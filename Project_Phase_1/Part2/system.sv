==> flow/design.v <==
module control(clk, reset, valid_in, valid_out, enable_f, enable_ab);
input clk, valid_in, reset;
output logic valid_out, enable_f, enable_ab;
always_comb begin 
	if(reset)begin
	enable_ab = 0;
	end
	else begin
    	enable_ab = valid_in;
	end
end
always_ff @( posedge clk ) begin 
	if(reset) begin 
	enable_f <= 0;
	valid_out <= 0;
	end
	else begin
    	enable_f <= valid_in;
    	valid_out <= enable_f ;
	end
end
endmodule
module adder(preSum, productAB, out);
parameter WIDTH =28;
input signed[WIDTH-1:0] preSum, productAB;
output logic signed[WIDTH-1:0] out;
always_comb begin
	out = productAB + preSum;
end
endmodule
module multiplier(a_in, b_in, mult_out);
	parameter WIDTH = 14;
	parameter WIDTH2 = 28;
   input signed [WIDTH-1:0] a_in, b_in;
   output logic signed [WIDTH2-1:0] mult_out;
   always_comb begin
      mult_out = a_in * b_in;
   end   
endmodule
module register14b(data, en, clk, reset, out);
   parameter WIDTH = 14;
   input logic signed [WIDTH-1:0] data;
   input en;
   input clk;
   input reset;
   output logic signed [WIDTH-1:0] out;
   always_ff @(posedge clk) begin
      if (reset)
         out <= 0;
      else if (en)
         out <= data;
   end
endmodule
module register28b(data, en, clk, reset, out);
   parameter WIDTH = 28;
   input logic signed [WIDTH-1:0] data;
   input en;
   input clk;
   input reset;
   output logic signed [WIDTH-1:0] out;
   always_ff @(posedge clk) begin
      if (reset)
         out <= 0;
      else if (en)
         out <= data;
   end
endmodule
module part2_mac(clk,reset,a,b,valid_in,f,valid_out);
input clk,reset,valid_in;
input signed[13:0] a,b;
output logic signed [27:0] f;
output logic valid_out;
wire controlToReg28b;
wire controlToReg14b;
wire [13:0] regAtoMult;
wire [13:0] regBtoMult;
wire [27:0] multToAdd;
wire [27:0] addToReg28b;
control control_inst(.clk(clk), .reset(reset), .valid_in(valid_in), .valid_out(valid_out), .enable_f(controlToReg28b), .enable_ab(controlToReg14b));
register14b register14b_ainst(.data(a), .en(controlToReg14b), .clk(clk), .reset(reset), .out(regAtoMult));
register14b register14b_binst(.data(b), .en(controlToReg14b), .clk(clk), .reset(reset), .out(regBtoMult));
multiplier multiplier_inst(.a_in(regAtoMult), .b_in(regBtoMult), .mult_out(multToAdd));
adder adder_inst(.preSum(f), .productAB(multToAdd), .out(addToReg28b));
register28b register28b_inst(.data(addToReg28b), .en(controlToReg28b), .clk(clk), .reset(reset), .out(f));
endmodule
-- Tool chain data of part2_mac
Tool output for the design above, in the order of the flow.
Lines are those of the file above, counted from 1.
The mark - stands for no value.
- top: part2_mac
- clock: clk
- cell library: sky130hd
- timing corner: tt_025C_1v80

-- Word-level counts
Counts by Yosys on the flattened word-level netlist (proc, flatten, opt, wreduce; memories kept). Register bits leave out memories and registers merged into their read ports (data or address); mux counts leave out enables and synchronous resets folded into registers. Print and check cells are left out. Cells with the same type and inputs are merged into one.
- input bits at 31
- bits in registers: 58
- noted elaborated cells: 8
- output and inout bits: 29
- multipliers: 1
- $add $sub $neg at 1
- mux-type cells at 1
- operators with widths (operator ; number):
    14-bit by 14-bit multiplier with 28-bit output ; 1
    28-bit adder ; 1
    1-bit two-way mux ; 1

-- Depth
Yosys ltp: most cells in a row. Word level: on the elaborated netlist, between registers, memories and ports. Mapped: between sequential cells and ports; inverters and the memories' decode and read muxes count.
- word-level depth at 2
- ABC_AREA at 1
- gate-level depth with buffers at 29
- depth with buffers taken out at 28

-- Mapped cells and area
The flow's flattened synthesis, as Yosys stat reports it; memories are mapped. The netlist is that of the ABC_AREA named above (0 if unset); the other value can give another one.
- cells by type (cell ; number ; area in all (um^2)):
    sky130_fd_sc_hd__fa_1 ; 230 ; 4.6E+03
    sky130_fd_sc_hd__inv_1 ; 468 ; 1.76E+03
    sky130_fd_sc_hd__dfxtp_1 ; 58 ; 1.16E+03
    sky130_fd_sc_hd__nand2_1 ; 289 ; 1084.79
    sky130_fd_sc_hd__ha_1 ; 82 ; 1.03E+03
    sky130_fd_sc_hd__nor2_1 ; 122 ; 457.939
    sky130_fd_sc_hd__o21ai_0 ; 57 ; 285.274
    sky130_fd_sc_hd__a21oi_1 ; 39 ; 195.187
    sky130_fd_sc_hd__nand3_1 ; 31 ; 155.149
    sky130_fd_sc_hd__clkbuf_1 ; 40 ; 150.144
    sky130_fd_sc_hd__xor2_1 ; 10 ; 87.584
    sky130_fd_sc_hd__nand2_2 ; 11 ; 68.816
    sky130_fd_sc_hd__a21oi_2 ; 5 ; 43.792
    sky130_fd_sc_hd__o21ai_1 ; 8 ; 40.038
    sky130_fd_sc_hd__nand4_1 ; 5 ; 31.28
    sky130_fd_sc_hd__or2_2 ; 4 ; 25.024
    sky130_fd_sc_hd__o21bai_1 ; 3 ; 22.522
    sky130_fd_sc_hd__nand3_2 ; 2 ; 20.019
Not listed: further types 19, cells in them 28.
- chip area (Yosys): 0.0114272 mm^2
- mapped flip-flops at 58
- sequential part of the area: 0.0011611 mm^2
- noted mapped cells: 1492
- buffer cells: 46

-- Path before layout
Path of least setup slack by OpenSTA after synthesis, without wires, with an ideal clock, recovery checks aside; 20% of the period is set as input and as output delay. Where synthesis merged equal registers, the netlist keeps one of their names.
- path type: register -> register
- from: register register14b_binst.out[0]
- to: register register28b_inst.out[25]
- noted clock period: 6.63 ns
- buffers on the path: 0
- time at the first pin at 0.000 ns
- data required time: 6.517 ns
- noted delay of the path: 5.482 ns
- path slack at 1.148 ns
- arrival time at 5.369 ns
- stages at 24
- noted library setup time: 0.113 ns
- noted synthesis period reached: 5.482 ns
"delay of the path" = arrival - input delay + setup time.
"stages": output pins that drive a net of the path, with the launching flip-flop's if there is one; two outputs of one cell count as two.
"synthesis period reached" = period - worst setup slack (recovery checks aside). The figure is calculated, with input and output delays left at 20% of the set period.
Between the ends stands the longest chain of elaborated cells between them, by number of cells; it is not shown to be the way that was timed. Of several equally long chains one is given.
A line is the first line of the expression or statement that the cell stems from. Yosys adds cells for indexed reads and writes and turns some case tables into memories.
- cells stage by stage: sky130_fd_sc_hd__dfxtp_1 -> sky130_fd_sc_hd__nand2_1 -> sky130_fd_sc_hd__inv_1 -> sky130_fd_sc_hd__fa_1 -> sky130_fd_sc_hd__inv_1 -> sky130_fd_sc_hd__fa_1 -> sky130_fd_sc_hd__inv_1 -> sky130_fd_sc_hd__fa_1 -> sky130_fd_sc_hd__fa_1 -> sky130_fd_sc_hd__fa_1 -> sky130_fd_sc_hd__inv_1 -> sky130_fd_sc_hd__fa_1 -> sky130_fd_sc_hd__inv_1 -> sky130_fd_sc_hd__ha_1 -> sky130_fd_sc_hd__a21oi_2 -> sky130_fd_sc_hd__nor2_1 -> sky130_fd_sc_hd__nor2_1 -> sky130_fd_sc_hd__o21ai_0 -> sky130_fd_sc_hd__nand2_1 -> sky130_fd_sc_hd__nand3_1 -> sky130_fd_sc_hd__nand2_1 -> sky130_fd_sc_hd__nand2_1 -> sky130_fd_sc_hd__o21ai_1 -> sky130_fd_sc_hd__inv_1
- noted length of the longest elaborated chain: 2
- noted elaborated cells between the ends (all ways): 2
- noted RTL lines with such cells: 2
- classes of those cells: 1 x add/sub; 1 x mul
- RTL lines, path after synthesis (what ; line ; source):
    start: declaration ; 46 ; output logic signed [WIDTH-1:0] out;
    start: assignment ; 49 ; out <= 0;
    start: assignment ; 51 ; out <= data;
    14-bit by 14-bit multiplier with 28-bit output ; 37 ; mult_out = a_in * b_in;
    28-bit adder ; 28 ;
    end: assignment ; 63 ; out <= 0;
    end: assignment ; 65 ; out <= data;
    end: declaration ; 60 ; output logic signed [WIDTH-1:0] out;

-- Worst path after layout
From the final timing report of record 1: the path of least setup slack in the routed layout; clock arrival at registers is part of the times.
- path type: register -> register
- from: register register14b_ainst.out[13]
- to: register register28b_inst.out[21]
- noted clock period: 10.9 ns
- data required time: 11.16 ns
- buffers on the path: 0
- time at the first pin at 0.35 ns
- noted library setup time: 0.10 ns
- path slack at 4.44 ns
- stages at 25
- arrival time at 6.72 ns
Between the ends stands the longest chain of elaborated cells between them, by number of cells; it is not shown to be the way that was timed. Of several equally long chains one is given.
- cells stage by stage: sky130_fd_sc_hd__dfxtp_1 -> sky130_fd_sc_hd__nand2_1 -> sky130_fd_sc_hd__inv_1 -> sky130_fd_sc_hd__fa_1 -> sky130_fd_sc_hd__inv_1 -> sky130_fd_sc_hd__fa_1 -> sky130_fd_sc_hd__inv_1 -> sky130_fd_sc_hd__fa_1 -> sky130_fd_sc_hd__fa_1 -> sky130_fd_sc_hd__fa_1 -> sky130_fd_sc_hd__inv_1 -> sky130_fd_sc_hd__fa_1 -> sky130_fd_sc_hd__inv_1 -> sky130_fd_sc_hd__ha_1 -> sky130_fd_sc_hd__nand2_2 -> sky130_fd_sc_hd__o21ai_1 -> sky130_fd_sc_hd__nand2_1 -> sky130_fd_sc_hd__nand2_1 -> sky130_fd_sc_hd__inv_1 -> sky130_fd_sc_hd__nand2_2 -> sky130_fd_sc_hd__nand2_2 -> sky130_fd_sc_hd__nand3_1 -> sky130_fd_sc_hd__nand3_1 -> sky130_fd_sc_hd__nand2_1 -> sky130_fd_sc_hd__inv_1
- noted length of the longest elaborated chain: 2
- noted elaborated cells between the ends (all ways): 2
- noted RTL lines with such cells: 2
- classes of those cells: 1 x add/sub; 1 x mul
- RTL lines, path post-layout (what ; line ; source):
    start: declaration ; 46 ; output logic signed [WIDTH-1:0] out;
    start: assignment ; 49 ; out <= 0;
    start: assignment ; 51 ; out <= data;
    14-bit by 14-bit multiplier with 28-bit output ; 37 ; mult_out = a_in * b_in;
    28-bit adder ; 28 ;
    end: assignment ; 63 ; out <= 0;
    end: assignment ; 65 ; out <= data;
    end: declaration ; 60 ; output logic signed [WIDTH-1:0] out;

2 stored runs of part2_mac in the flow (synthesis by Yosys, layout by OpenROAD, sky130hd cells), in arbitrary order. Constraints: input delay and output delay 20% of the set period each, output load 0.01 pF.
"period reached" means the clock period less the worst setup slack. The figure is calculated, with input and output delays left at 20% of the set period.
"time used up by the worst setup path" = time allowed to the worst setup path (clock period - input delay - output delay, where it has them) - its slack; a late launch clock adds to it, a late capture clock takes from it.
By "total power after layout" is meant OpenSTA's value without simulated activity: inputs other than the clock are taken to toggle once in ten clock periods, and the tool carries that through the logic.

Record 1

==> flow/run.sh <==
#!/bin/bash
# the make line also repeats the synthesis and layout settings of config.mk as NAME=value (left out here)
make -C /OpenROAD-flow-scripts/flow DESIGN_CONFIG=/design/flow/config.mk WORK_HOME=/design/flow/orfs CLKGATE_MAP_FILE= finish
==> flow/config.mk <==
export PLATFORM = sky130hd
export DESIGN_NAME = part2_mac
export DESIGN_NICKNAME = part2_mac
export VERILOG_FILES = /design/flow/design.v
export SDC_FILE = /design/flow/constraint.sdc
export NUM_CORES = 4
export LEC_CHECK = 0
export ABC_AREA = 1
export CAP_MARGIN = 20
export CORE_MARGIN = 4
export CORE_UTILIZATION = 66
export CTS_CLUSTER_DIAMETER = 206
export CTS_CLUSTER_SIZE = 85
export GPL_TIMING_DRIVEN = 1
export MAX_ROUTING_LAYER = met4
export MIN_ROUTING_LAYER = met2
export PLACE_DENSITY_LB_ADDON = 0.19
export SETUP_SLACK_MARGIN = -0.1
export SLEW_MARGIN = 20
==> flow/constraint.sdc <==
create_clock -name core_clock -period 10.9 [get_ports {clk}]
set_input_delay 2.1800 -clock core_clock [delete_from_list [all_inputs] [get_ports {clk}]]
set_output_delay 2.1800 -clock core_clock [all_outputs]
set_load 0.01 [all_outputs]

Measured in record 1:
- total negative slack: 0.000 ns
- noted the worst-case hold slack: 0.519 ns
- noted the period reached: 6.465 ns
- total power after layout: 2.211 mW
- die area: 0.0194826 mm^2
- chip area after synthesis (Yosys) at 0.0114272 mm^2
- noted the utilization after layout: 74.6 %
- noted the standard-cell area after routing: 0.0124995 mm^2
- smallest setup slack at 4.435 ns
- time used up by the worst setup path: 6.46 ns
- worst setup path kind: register -> register

Record 2

==> flow/run.sh <==
#!/bin/bash
# the make line also repeats the synthesis and layout settings of config.mk as NAME=value (left out here)
make -C /OpenROAD-flow-scripts/flow DESIGN_CONFIG=/design/flow/config.mk WORK_HOME=/design/flow/orfs CLKGATE_MAP_FILE= finish
==> flow/config.mk <==
export PLATFORM = sky130hd
export DESIGN_NAME = part2_mac
export DESIGN_NICKNAME = part2_mac
export VERILOG_FILES = /design/flow/design.v
export SDC_FILE = /design/flow/constraint.sdc
export NUM_CORES = 4
export LEC_CHECK = 0
export ABC_AREA = 1
export CAP_MARGIN = 10
export CORE_ASPECT_RATIO = 0.58
export CORE_MARGIN = 2
export CORE_UTILIZATION = 19
export GPL_TIMING_DRIVEN = 1
export MIN_ROUTING_LAYER = met1
export PLACE_DENSITY = 0.53
export SETUP_SLACK_MARGIN = 1.54
export SLEW_MARGIN = 20
==> flow/constraint.sdc <==
create_clock -name core_clock -period 11.2 [get_ports {clk}]
set_input_delay 2.2400 -clock core_clock [delete_from_list [all_inputs] [get_ports {clk}]]
set_output_delay 2.2400 -clock core_clock [all_outputs]
set_load 0.01 [all_outputs]

Measured in record 2:
- noted the utilization after layout: 22.2 %
- noted the standard-cell area after routing: 0.0131889 mm^2
- noted the period reached: 6.461 ns
- chip area after synthesis (Yosys) at 0.0114272 mm^2
- noted the worst-case hold slack: 0.513 ns
- total negative slack: 0.000 ns
- die area: 0.0621939 mm^2
- total power after layout: 2.066 mW
- time used up by the worst setup path: 6.46 ns
- worst setup path kind: register -> register
- smallest setup slack at 4.739 ns
